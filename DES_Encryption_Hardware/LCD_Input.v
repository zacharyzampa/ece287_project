==> flow/design.v <==
module    LCD_Display (
  input iCLK,iRST_N,
  input [143:0] inHexChars, outHexChars,
  output [7:0]     LCD_DATA,
  output LCD_RW,LCD_EN,LCD_RS    
);
reg    [5:0]    LUT_INDEX;
reg    [8:0]    LUT_DATA;
reg    [5:0]    mLCD_ST;
reg    [17:0]    mDLY;
reg        mLCD_Start;
reg    [7:0]    mLCD_DATA;
reg        mLCD_RS;
wire        mLCD_Done;
parameter    LCD_INTIAL    =    0;
parameter    LCD_LINE1    =    5;
parameter    LCD_CH_LINE    =    LCD_LINE1+16;
parameter    LCD_LINE2    =    LCD_LINE1+16+1;
parameter    LUT_SIZE    =    LCD_LINE1+32+1;
always@(posedge iCLK or negedge iRST_N)
begin
    if(!iRST_N)
    begin
        LUT_INDEX    <=    0;
        mLCD_ST        <=    0;
        mDLY        <=    0;
        mLCD_Start    <=    0;
        mLCD_DATA    <=    0;
        mLCD_RS        <=    0;
    end
    else
    begin
        if(LUT_INDEX<LUT_SIZE)
        begin
            case(mLCD_ST)
            0:    begin
                    mLCD_DATA    <=    LUT_DATA[7:0];
                    mLCD_RS        <=    LUT_DATA[8];
                    mLCD_Start    <=    1;
                    mLCD_ST        <=    1;
                end
            1:    begin
                    if(mLCD_Done)
                    begin
                        mLCD_Start    <=    0;
                        mLCD_ST        <=    2;                    
                    end
                end
            2:    begin
                    if(mDLY<18'h3FFFE)
                    mDLY    <=    mDLY + 1'b1;
                    else
                    begin
                        mDLY    <=    0;
                        mLCD_ST    <=    3;
                    end
                end
            3:    begin
                    LUT_INDEX    <=    LUT_INDEX + 1'b1;
                    mLCD_ST    <=    0;
                end
            endcase
        end
    end
end
always
begin
    case(LUT_INDEX)
    LCD_INTIAL+0:    LUT_DATA    <=    9'h038;
    LCD_INTIAL+1:    LUT_DATA    <=    9'h00C;
    LCD_INTIAL+2:    LUT_DATA    <=    9'h001;
    LCD_INTIAL+3:    LUT_DATA    <=    9'h006;
    LCD_INTIAL+4:    LUT_DATA    <=    9'h080;
    LCD_LINE1+0:    LUT_DATA    <=    inHexChars[143:135];     
    LCD_LINE1+1:    LUT_DATA    <=    inHexChars[134:126];
    LCD_LINE1+2:    LUT_DATA    <=    inHexChars[125:117];
    LCD_LINE1+3:    LUT_DATA    <=    inHexChars[116:108];
    LCD_LINE1+4:    LUT_DATA    <=    inHexChars[107:99];
    LCD_LINE1+5:    LUT_DATA    <=    inHexChars[98:90];
    LCD_LINE1+6:    LUT_DATA    <=    inHexChars[89:81];
    LCD_LINE1+7:    LUT_DATA    <=    inHexChars[80:72];
    LCD_LINE1+8:    LUT_DATA    <=    inHexChars[71:63];
    LCD_LINE1+9:    LUT_DATA    <=    inHexChars[62:54];
    LCD_LINE1+10:    LUT_DATA    <=    inHexChars[53:45];
    LCD_LINE1+11:    LUT_DATA    <=    inHexChars[44:36];
    LCD_LINE1+12:    LUT_DATA    <=    inHexChars[35:27];
    LCD_LINE1+13:    LUT_DATA    <=    inHexChars[26:18];
    LCD_LINE1+14:    LUT_DATA    <=    inHexChars[17:9];
    LCD_LINE1+15:    LUT_DATA    <=    inHexChars[8:0];
    LCD_CH_LINE:    LUT_DATA    <=    9'h0C0;
    LCD_LINE2+0:    LUT_DATA    <=    outHexChars[143:135];   
    LCD_LINE2+1:    LUT_DATA    <=    outHexChars[134:126];
    LCD_LINE2+2:    LUT_DATA    <=    outHexChars[125:117];
    LCD_LINE2+3:    LUT_DATA    <=    outHexChars[116:108];
    LCD_LINE2+4:    LUT_DATA    <=    outHexChars[107:99];
    LCD_LINE2+5:    LUT_DATA    <=    outHexChars[98:90];
    LCD_LINE2+6:    LUT_DATA    <=    outHexChars[89:81];
    LCD_LINE2+7:    LUT_DATA    <=    outHexChars[80:72];
    LCD_LINE2+8:    LUT_DATA    <=    outHexChars[71:63];
    LCD_LINE2+9:    LUT_DATA    <=    outHexChars[62:54];
    LCD_LINE2+10:    LUT_DATA    <=    outHexChars[53:45];
    LCD_LINE2+11:    LUT_DATA    <=    outHexChars[44:36];
    LCD_LINE2+12:    LUT_DATA    <=    outHexChars[35:27];
    LCD_LINE2+13:    LUT_DATA    <=    outHexChars[26:18];
    LCD_LINE2+14:    LUT_DATA    <=    outHexChars[17:9];
    LCD_LINE2+15:    LUT_DATA    <=    outHexChars[8:0];
    default:        LUT_DATA    <=    9'dx;
    endcase
end
LCD_Controller u0(
.iDATA(mLCD_DATA),
.iRS(mLCD_RS),
.iStart(mLCD_Start),
.oDone(mLCD_Done),
.iCLK(iCLK),
.iRST_N(iRST_N),
.LCD_DATA(LCD_DATA),
.LCD_RW(LCD_RW),
.LCD_EN(LCD_EN),
.LCD_RS(LCD_RS)    );
endmodule
module LCD_Controller (    
input [7:0] iDATA,
input iRS,
input iStart,
output reg oDone,
input iCLK,iRST_N,
output [7:0] LCD_DATA,
output LCD_RW,
output reg LCD_EN,
output LCD_RS    );
parameter    CLK_Divide    =    16;
reg        [4:0]    Cont;
reg        [1:0]    ST;
reg        preStart,mStart;
assign    LCD_DATA    =    iDATA; 
assign    LCD_RW        =    1'b0;
assign    LCD_RS        =    iRS;
always@(posedge iCLK or negedge iRST_N)
begin
    if(!iRST_N)
    begin
        oDone    <=    1'b0;
        LCD_EN    <=    1'b0;
        preStart<=    1'b0;
        mStart    <=    1'b0;
        Cont    <=    0;
        ST        <=    0;
    end
    else
    begin
        preStart<=    iStart;
        if({preStart,iStart}==2'b01)
        begin
            mStart    <=    1'b1;
            oDone    <=    1'b0;
        end
        if(mStart)
        begin
            case(ST)
            0:    ST    <=    1;     
            1:    begin
                    LCD_EN    <=    1'b1;
                    ST        <=    2;
                end
            2:    begin                    
                    if(Cont<CLK_Divide)
                    Cont    <=    Cont + 1'b1;
                    else
                    ST        <=    3;
                end
            3:    begin
                    LCD_EN    <=    1'b0;
                    mStart    <=    1'b0;
                    oDone    <=    1'b1;
                    Cont    <=    0;
                    ST        <=    0;
                end
            endcase
        end
    end
end
endmodule
From RTL to reports: LCD_Display:

Tool output for the design above, in the order of the flow.
Line numbers count from 1 in the design file above.
Library cell names are shortened.
The mark - stands for no value.

* top module: LCD_Display
* clock: iCLK
* standard-cell library: sky130hd
* corner: tt_025C_1v80

Word level:

Source: Yosys, flattened and elaborated, memories not mapped. Widths are those after wreduce. Registers that Yosys merges into a memory's read port (data or address) are not register bits. Print and check cells do not count. Equal cells are merged and count once.

* register bits: 51
* cells after elaboration: 100

* add/subtract/negate cells: 3
* magnitude comparators: 3
* equal/unequal tests: 48
* mux-type cells: 18
* reduce/logical cells: 16

Operators with widths (number)
* 9-bit parallel mux with 38-bit select: 1
* 6-bit by 5-bit equality test with 1-bit output (second input constant): 16
* 6-bit by 4-bit equality test with 1-bit output (second input constant): 8
* 6-bit equality test (second input constant): 6
* 6-bit by 2-bit equality test with 1-bit output (second input constant): 4
* 6-bit by 3-bit equality test with 1-bit output (second input constant): 4
* 6-bit parallel mux with 4-bit select: 1
* 18-bit by 1-bit adder with 18-bit output (second input constant): 1
* 18-bit less-than comparator (second input constant): 1
* 18-bit 2-to-1 mux: 1
* 6-bit by 1-bit equality test with 1-bit output (second input constant): 2
* 6-bit logical NOT: 2
* 6-bit 2-to-1 mux: 2
* 5-bit parallel mux with 2-bit select: 1
* 3-bit AND reduction: 3
* 2-bit AND reduction: 4
* 4-bit nonzero test: 2
* 2-bit parallel mux with 4-bit select: 1
* 1-bit 2-to-1 mux: 7
* 2-bit nonzero test: 3
* 6-bit by 1-bit adder with 6-bit output (second input constant): 1
* 6-bit less-than comparator (second input constant): 1
* 5-bit by 1-bit adder with 5-bit output (second input constant): 1
* 5-bit less-than comparator (second input constant): 1
* 5-bit 2-to-1 mux: 1
* 2-bit by 1-bit equality test with 1-bit output (second input constant): 2
* 2-bit by 1-bit != test with 1-bit output (second input constant): 2
* 2-bit equality test (second input constant): 2

Not listed: further kinds 5, cells in them 7.

Longest topological paths:

Depth = most cells in a row (Yosys ltp): at word level without a register or memory, in the mapped netlist without a sequential cell, where the memories' decode and read muxes count.

* depth after elaboration: 4
* ABC_AREA: 0
* depth in mapped cells: 10
* mapped depth without buffers: 8

Synthesis result:

Yosys stat after the flow's synthesis: flattened, memories mapped to cells. It holds for the ABC_AREA given above (unset counts as 0); a run with the other value may have another netlist.

* cell count: 579
* chip area (Yosys): 4795.8 µm²
* sequential area: 1278.7 µm²
* mapped flip-flops: 51
* buffers: 41

Cell types
* dfrtp_1: number 49, area in all 1.23E+03 µm²
* a22oi_1: number 104, area in all 780.749 µm²
* and3_1: number 28, area in all 175.168 µm²
* nand2_1: number 44, area in all 165.158 µm²
* nand4_1: number 21, area in all 131.376 µm²
* nor2_1: number 34, area in all 127.622 µm²
* o21ai_0: number 24, area in all 120.115 µm²
* nand3_1: number 21, area in all 105.101 µm²
* a22o_1: number 11, area in all 96.342 µm²
* buf_6: number 7, area in all 78.826 µm²
* xor2_1: number 9, area in all 78.826 µm²
* and2_1: number 12, area in all 75.072 µm²
* clkbuf_1: number 20, area in all 75.072 µm²
* ha_1: number 6, area in all 75.072 µm²
* a32oi_1: number 8, area in all 70.067 µm²
* mux2i_1: number 7, area in all 70.067 µm²
* mux2_2: number 6, area in all 67.565 µm²
* a21oi_1: number 13, area in all 65.062 µm²

Not listed: further types 53, cells in them 155.
By module: a second synthesis without flattening, with its own total; a netlist apart from the flattened one above.

* cell total of the unflattened synthesis: 598
* area (unflattened synthesis): 4802.1 µm²

Rows give one instance, submodules left out.

Modules
* LCD_Display: instances 1, cells 533, area 4116.4 µm²
* LCD_Controller: instances 1, cells 65, area 685.7 µm²

Worst setup path after synthesis:

OpenSTA on the mapped netlist: ideal clock, no wires. The path of least setup slack (recovery checks aside). Input and output delay are each 20% of the period. Register names are those of the netlist, which keeps one name where synthesis merged equal registers.

* path type: register -> register
* start point: reg LUT_INDEX[0]
* end point: reg mLCD_DATA[2]
* clock period: 2.77 ns
* library setup time: 0.121 ns
* data arrival time: 2.302 ns
* data required time: 2.649 ns
* slack: 0.347 ns
* path delay: 2.423 ns
* stages on the path: 10
* buffers on the path: 1
* period reached after synthesis: 2.423 ns

"path delay" is the arrival time less input delay plus setup time.
"stages on the path" counts driving pins, that of a launching flip-flop among them; a cell with two outputs on the path counts twice.
"period reached after synthesis" = period - worst setup slack (recovery checks aside). The figure is calculated, with input and output delays left at 20% of the set period.
The rows between start and end are the longest chain of elaborated cells between them; the timing report does not say that the signal goes this way. Where chains are equally long, one stands for them.
A line is the first line of the expression or statement that the cell stems from. Yosys adds cells for indexed reads and writes and turns some case tables into memories.

* cells stage by stage: dfrtp_1 inv_1 ha_1 clkbuf_2 nand2b_1 nor2_1 a2111oi_0 nand4_1 or4_1 a22o_1
* length of the longest elaborated chain: 2
* elaborated cells on any way between the ends: 41
* RTL lines with such cells: 2

RTL lines, path post-synthesis
* start, declared: RTL line 7 `reg    [5:0]    LUT_INDEX;`
* start, assigned: RTL line 24 `LUT_INDEX    <=    0;`
* start, assigned: RTL line 59 `LUT_INDEX    <=    LUT_INDEX + 1'b1;`
* 6-bit less-than comparator: RTL line 33 `if(LUT_INDEX<LUT_SIZE)`
* 2-bit AND reduction
* end, assigned: RTL line 28 `mLCD_DATA    <=    0;`
* end, assigned: RTL line 37 `mLCD_DATA    <=    LUT_DATA[7:0];`
* end, declared: RTL line 12 `reg    [7:0]    mLCD_DATA;`

Memo
Re: implementation data of LCD_Display

LCD_Display through Yosys and OpenROAD on sky130hd: 2 stored runs, unordered, with their settings. The constraints put input and output delay at 20% of the set period each and load the outputs with 0.01 pF.

### Entry A

==> flow/run.sh <==
#!/bin/bash
# the make line also repeats the synthesis and layout settings of config.mk as NAME=value (left out here)
make -C /OpenROAD-flow-scripts/flow DESIGN_CONFIG=/design/flow/config.mk WORK_HOME=/design/flow/orfs CLKGATE_MAP_FILE= finish
==> flow/config.mk <==
export PLATFORM = sky130hd
export DESIGN_NAME = LCD_Display
export DESIGN_NICKNAME = LCD_Display
export VERILOG_FILES = /design/flow/design.v
export SDC_FILE = /design/flow/constraint.sdc
export NUM_CORES = 4
export LEC_CHECK = 0
export ABC_AREA = 0
export CAP_MARGIN = 30
export CORE_ASPECT_RATIO = 0.68
export CORE_MARGIN = 2
export CORE_UTILIZATION = 53
export CTS_CLUSTER_SIZE = 44
export MAX_ROUTING_LAYER = met5
export PLACE_DENSITY_LB_ADDON = 0.18
export SETUP_SLACK_MARGIN = -0.12
export SLEW_MARGIN = 20
==> flow/constraint.sdc <==
create_clock -name core_clock -period 2.42 [get_ports {iCLK}]
set_input_delay 0.4840 -clock core_clock [delete_from_list [all_inputs] [get_ports {iCLK}]]
set_output_delay 0.4840 -clock core_clock [all_outputs]
set_load 0.01 [all_outputs]

Outcome of entry A: not finished: placement ended with error FLW-0024

### Entry B

==> flow/run.sh <==
#!/bin/bash
# the make line also repeats the synthesis and layout settings of config.mk as NAME=value (left out here)
make -C /OpenROAD-flow-scripts/flow DESIGN_CONFIG=/design/flow/config.mk WORK_HOME=/design/flow/orfs CLKGATE_MAP_FILE= finish
==> flow/config.mk <==
export PLATFORM = sky130hd
export DESIGN_NAME = LCD_Display
export DESIGN_NICKNAME = LCD_Display
export VERILOG_FILES = /design/flow/design.v
export SDC_FILE = /design/flow/constraint.sdc
export NUM_CORES = 4
export LEC_CHECK = 0
export CAP_MARGIN = 25
export CELL_PAD_IN_SITES_GLOBAL_PLACEMENT = 3
export CORE_MARGIN = 2
export CORE_UTILIZATION = 66
export CTS_CLUSTER_SIZE = 11
export HOLD_SLACK_MARGIN = 0.01
export MIN_ROUTING_LAYER = met2
export PLACE_DENSITY = 0.71
export SLEW_MARGIN = 30
==> flow/constraint.sdc <==
create_clock -name core_clock -period 2.84 [get_ports {iCLK}]
set_input_delay 0.5680 -clock core_clock [delete_from_list [all_inputs] [get_ports {iCLK}]]
set_output_delay 0.5680 -clock core_clock [all_outputs]
set_load 0.01 [all_outputs]

Outcome of entry B: not finished: placement ended with error GPL-0301
